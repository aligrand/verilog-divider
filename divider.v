==> flow/design.v <==
module A_module (
    input[7:0] A, A_prime, input run,
    output[7:0] O
);
    genvar i;
    for (i = 0; i < 8; i = i + 1) begin
        assign O[i] = (~run & A_prime[i]) | (run & A[i]);
    end
endmodule
module Counter_8 (
    input Clk, Reset,
    output reg[7:0] Count
);
    initial begin
        Count = 7'b0;
    end
    always @(posedge Clk or posedge Reset) begin
        if (Reset) begin
            Count[7:0] = 8'b0;
        end else begin
            Count[7:0] = Count[7:0] + 8'b1;
        end
    end
endmodule
module DFlipFlop (
    input D, CLK, PRE_bar, CLR_bar,
    output reg Q, Q_bar
);
    initial begin
        Q = 1'b0;
        Q_bar = 1'b1;
    end
    always @(posedge CLK or negedge PRE_bar or negedge CLR_bar) begin
        if (!PRE_bar) begin
            Q = 1'b1;
            Q_bar = 1'b0;
        end 
        else if (!CLR_bar) begin
            Q = 1'b0;
            Q_bar = 1'b1;
        end
        else begin
            Q = D;
            Q_bar = ~D;
        end
    end
endmodule
module Divider (
    input[7:0] A, B, input Start, Clk, Reset,
    output[7:0] DQ, DR, output Done
);
    wire[7:0] A_prime, A_out, RegA_out, RegB_out, RegB_out_bar;
    wire run;
    wire sign;
    wire check = ~sign;
    wire run_bar = ~run;
    wire A_clk = (Clk & run) | (Clk & check);
    wire B_clk = Clk & run;
    wire counter_clk = check & Clk & run_bar;
    wire hole;
    supply1 logic1;
    supply0 logic0;
    A_module A_M(A, A_prime, run, A_out);
    Start_module Start_M(Start, Clk, check, Reset, run);
    RegA_module RegA(A_out, A_clk, Reset, RegA_out);
    RegB_module RegB(B, B_clk, Reset, RegB_out);
    genvar i;
    for (i = 0; i < 8; i = i + 1) begin
        assign RegB_out_bar[i] = ~RegB_out[i];
    end
    FA_9 FA({logic0, RegA_out}, {logic1, RegB_out_bar}, logic1, {sign, A_prime}, hole);
    Counter_8 Counter(counter_clk, Reset, DQ);
    assign DR = RegA_out;
    DFlipFlop done_dff(sign, Clk, logic1, run_bar, Done, hole);
endmodule
module FA_1 (
    input X, Y, Cin,
    output S, Cout
);
    wire w[0:2];
    xor(w[0], X, Y);
    and(w[1], X, Y);
    xor(S, w[0], Cin);
    and(w[2], w[0], Cin);
    or(Cout, w[2], w[1]);
endmodule
module FA_9 (
    input[8:0] X, Y, input Cin,
    output[8:0] S, output Cout 
);
    wire w[0:7];
    FA_1 fa0(X[0], Y[0], Cin, S[0], w[0]);
    genvar i;
    generate
        for (i = 1; i < 8; i = i + 1) begin : faMiddle
            FA_1 fa(X[i], Y[i], w[i - 1], S[i], w[i]);
        end
    endgenerate
    FA_1 fa9(X[8], Y[8], w[7], S[8], Cout);
endmodule
module RegA_module (
    input[7:0] DataIn, input Clk, Reset,
    output reg[7:0] DataOut
);
    initial begin
        DataOut[7:0] = 8'b0;
    end
    always @(posedge Clk or posedge Reset) begin
        if (Reset) begin
            DataOut[7:0] = 8'b0;
        end
        else begin
            DataOut[7:0] = DataIn[7:0];
        end
    end
endmodule
module RegB_module (
    input[7:0] DataIn, input Clk, Reset,
    output reg[7:0] DataOut
);
    initial begin
        DataOut = 8'b1;
    end
    always @(posedge Clk or posedge Reset) begin
        if (Reset) begin
            DataOut[7:0] = 8'b1;
        end
        else begin
            DataOut[7:0] = DataIn[7:0];
        end
    end
endmodule
module Start_module (
    input Start, Clk, check, Reset,
    output reg run
);
    initial begin
        run = 1'b0;
    end
    always @(posedge Clk or posedge Reset) begin
        if (Reset) begin
            run = 1'b0;
        end 
        else begin
            run = (~check) & Start;
        end
    end
    always @(negedge Clk) begin
        if (check) begin
            run = 1'b0;
        end
    end
endmodule
Step by step through the tools: Divider
The steps from the RTL of Divider to its reports follow in flow order. Line numbers count from 1 in the design file above. Cell names lack the library's common part. The mark -- stands for no value.

Top: Divider. Clock: Clk. Library: sky130hd. Corner: tt_025C_1v80.

Word level
Counts by Yosys on the flattened word-level netlist (proc, flatten, opt, wreduce). Print and check cells are left out. Cells with the same type and inputs are merged into one.

Under input bits stands 19. For register bits the number is 16. For output and inout port bits the number is 17. Under cells after elaboration stands 30.

The entry for $add $sub $neg reads 1. The entry for bitwise gates (word level) reads 27.

Operators by type and width (number): 1-bit inverter (8); 8-bit by 1-bit adder with 8-bit output with constant B (1); 1-bit XOR (7); 1-bit bitwise AND (6); 1-bit bitwise OR (6).

Longest topological paths
Depth = most cells in a row (Yosys ltp): at word level without a register or memory, in the mapped netlist without a sequential cell, where the memories' decode and read muxes count.

Under depth in word-level cells stands 14. The figure for ABC_AREA is 0. Under depth in mapped cells stands 8. Depth with buffers taken out: 8.

Netlist
The flow's flattened synthesis, as Yosys stat reports it; memories are mapped. The netlist is that of the ABC_AREA named above (0 if unset); the other value can give another one.

Cells by type: dfrtp_1 (number 16, area in all 400.384 um^2); ha_1 (number 7, area in all 87.584 um^2); buf_4 (number 9, area in all 67.565 um^2); inv_1 (number 15, area in all 56.304 um^2); xor2_1 (number 5, area in all 43.792 um^2); xnor2_1 (number 2, area in all 17.517 um^2); nand3_1 (number 2, area in all 10.01 um^2); nand3_2 (number 1, area in all 10.01 um^2); nor3_2 (number 1, area in all 10.01 um^2); nand2_1 (number 2, area in all 7.507 um^2); nor2_1 (number 2, area in all 7.507 um^2); nand2_2 (number 1, area in all 6.256 um^2); conb_1 (number 1, area in all 3.754 um^2).

The entry for flip-flops reads 16. The figure for sequential part of the area is 400.4 um^2. Under chip area (Yosys) stands 728.2 um^2. For cells in the netlist the number is 64. The figure for buffer cells is 9.

Path before layout
Path of least setup slack by OpenSTA after synthesis, without wires, with an ideal clock, recovery checks aside; 20% of the period is set as input and as output delay. Where synthesis merged equal registers, the netlist keeps one of their names.

Kind: reg2reg. Start point: register RegA.DataOut[1]. End point: register RegA.DataOut[7]. For driving pins on the path the number is 9. Under buffers on the path stands 0. The figure for setup time is 0.123 ns. The entry for period reads 2.26 ns. The figure for setup slack is 0.500 ns. Data required time: 2.137 ns. For delay of the path the number is 1.760 ns. Arrival time: 1.637 ns. Under launch time at the first pin stands 0.000 ns. For period reached after synthesis the number is 1.76 ns.

"delay of the path" is the arrival time less input delay plus setup time. "driving pins on the path" counts driving pins, that of a launching flip-flop among them; a cell with two outputs on the path counts twice. "period reached after synthesis" = period - worst setup slack (recovery checks aside). The figure is calculated, with input and output delays left at 20% of the set period. The rows between start and end are the longest chain of elaborated cells between them; the timing report does not say that the signal goes this way. Where chains are equally long, one stands for them. A line is the first line of the expression or statement that the cell stems from. Yosys adds cells for indexed reads and writes and turns some case tables into memories.

Path through: dfrtp_1 > inv_1 > ha_1 > ha_1 > ha_1 > ha_1 > ha_1 > ha_1 > xor2_1. Cells in the longest elaborated chain: 14. The entry for elaborated cells between the ends (all ways) reads 14. The figure for source lines of those cells is 3. Those cells by class: logic (14).

Ends and longest elaborated chain, after synthesis: from (decl) (line 103) `output reg[7:0] DataOut`; from (assign) (line 110) `DataOut[7:0] = 8'b0;`; from (assign) (line 113) `DataOut[7:0] = DataIn[7:0];`; 1-bit inverter; 1-bit bitwise AND (line 84) `and(w[2], w[0], Cin);`; 1-bit bitwise OR (line 85) `or(Cout, w[2], w[1]);`; 1-bit bitwise AND (line 84); 1-bit bitwise OR (line 85); 1-bit bitwise AND (line 84); 1-bit bitwise OR (line 85); 1-bit bitwise AND (line 84); 1-bit bitwise OR (line 85); 1-bit bitwise AND (line 84); 1-bit bitwise OR (line 85); 1-bit bitwise AND (line 84); 1-bit bitwise OR (line 85); 1-bit XOR (line 83) `xor(S, w[0], Cin);`; to (assign) (line 110); to (assign) (line 113); to (decl) (line 103).

Timing after layout
Path of least setup slack in the final report of flow run 1 (OpenROAD, finished layout, wires in). Where an end is a register, its clock arrival counts in the times.

Kind: reg2reg. Start point: register RegA.DataOut[1]. End point: register RegA.DataOut[7]. The figure for setup time is 0.11 ns. Arrival time: 1.98 ns. The entry for period reads 2.04 ns. Data required time: 2.17 ns. The figure for setup slack is 0.19 ns. For driving pins on the path the number is 9. Under buffers on the path stands 0. Under launch time at the first pin stands 0.24 ns.

The rows between start and end are the longest chain of elaborated cells between them; the timing report does not say that the signal goes this way. Where chains are equally long, one stands for them.

Path through: dfrtp_1 > inv_1 > ha_1 > ha_1 > ha_1 > ha_1 > ha_1 > ha_1 > xor2_1. Cells in the longest elaborated chain: 14. The entry for elaborated cells between the ends (all ways) reads 14. The figure for source lines of those cells is 3. Those cells by class: logic (14).

Ends and longest elaborated chain, after layout: from (decl) (line 103) `output reg[7:0] DataOut`; from (assign) (line 110) `DataOut[7:0] = 8'b0;`; from (assign) (line 113) `DataOut[7:0] = DataIn[7:0];`; 1-bit inverter; 1-bit bitwise AND (line 84) `and(w[2], w[0], Cin);`; 1-bit bitwise OR (line 85) `or(Cout, w[2], w[1]);`; 1-bit bitwise AND (line 84); 1-bit bitwise OR (line 85); 1-bit bitwise AND (line 84); 1-bit bitwise OR (line 85); 1-bit bitwise AND (line 84); 1-bit bitwise OR (line 85); 1-bit bitwise AND (line 84); 1-bit bitwise OR (line 85); 1-bit bitwise AND (line 84); 1-bit bitwise OR (line 85); 1-bit XOR (line 83) `xor(S, w[0], Cin);`; to (assign) (line 110); to (assign) (line 113); to (decl) (line 103).

Wiki page: Divider / flow data

Module Divider, platform sky130hd: 2 stored runs of the flow (Yosys, OpenROAD) with differing settings, in no particular order. Input and output delays are each 20% of the period that was set; the output load is 0.01 pF. "achieved clock period" is the run's clock period less its worst setup slack. It is reckoned from that one timing run; input and output delays stay at 20% of the period that was set. "worst path time" is the time allowed to the run's worst setup path (the clock period less input and output delay, where it has them) less its slack. Clock arrival times count: a late capture clock shortens it, a late launch clock lengthens it. By "total power of the final layout" is meant OpenSTA's value without simulated activity: inputs other than the clock are taken to toggle once in ten clock periods, and the tool carries that through the logic.

Flow run 1 has these settings: period_ns 2.04; CORE_UTILIZATION 16; PLACE_DENSITY 0.67; CORE_ASPECT_RATIO 1.19; CORE_MARGIN 6; CELL_PAD_IN_SITES_GLOBAL_PLACEMENT 1; CELL_PAD_IN_SITES_DETAIL_PLACEMENT 0; ABC_AREA 0; CTS_CLUSTER_DIAMETER 275; CAP_MARGIN 35; SLEW_MARGIN 20. The die outline area stands at 6320.8 um^2. The worst path time is 1.85 ns. Worst path kind: reg2reg. The chip area in the Yosys report reads 728.2 um^2. The final setup TNS comes to 0.000 ns. The standard-cell area of the final layout is 942.2 um^2. The measured achieved clock period is 1.854 ns. The worst setup slack after layout comes to 0.186 ns. The utilization comes to 0.218. The total power of the final layout comes to 0.0005567 W.

Flow run 2 has these settings: period_ns 1.29; CORE_UTILIZATION 35; SETUP_SLACK_MARGIN 0.04; PLACE_DENSITY_LB_ADDON 0.24; HOLD_SLACK_MARGIN 0.22; CORE_ASPECT_RATIO 0.76; GPL_TIMING_DRIVEN 0; CAP_MARGIN 10; CORE_MARGIN 2; SLEW_MARGIN 20. The chip area in the Yosys report reads 728.2 um^2. The worst setup slack after layout comes to -0.288 ns. The worst path time is 1.58 ns. Worst path kind: reg2reg. The total power of the final layout comes to 0.0008438 W. The die outline area stands at 2464.8 um^2. The measured achieved clock period is 1.578 ns. The utilization comes to 0.557. The standard-cell area of the final layout is 1102.3 um^2. The final setup TNS comes to -0.689 ns.
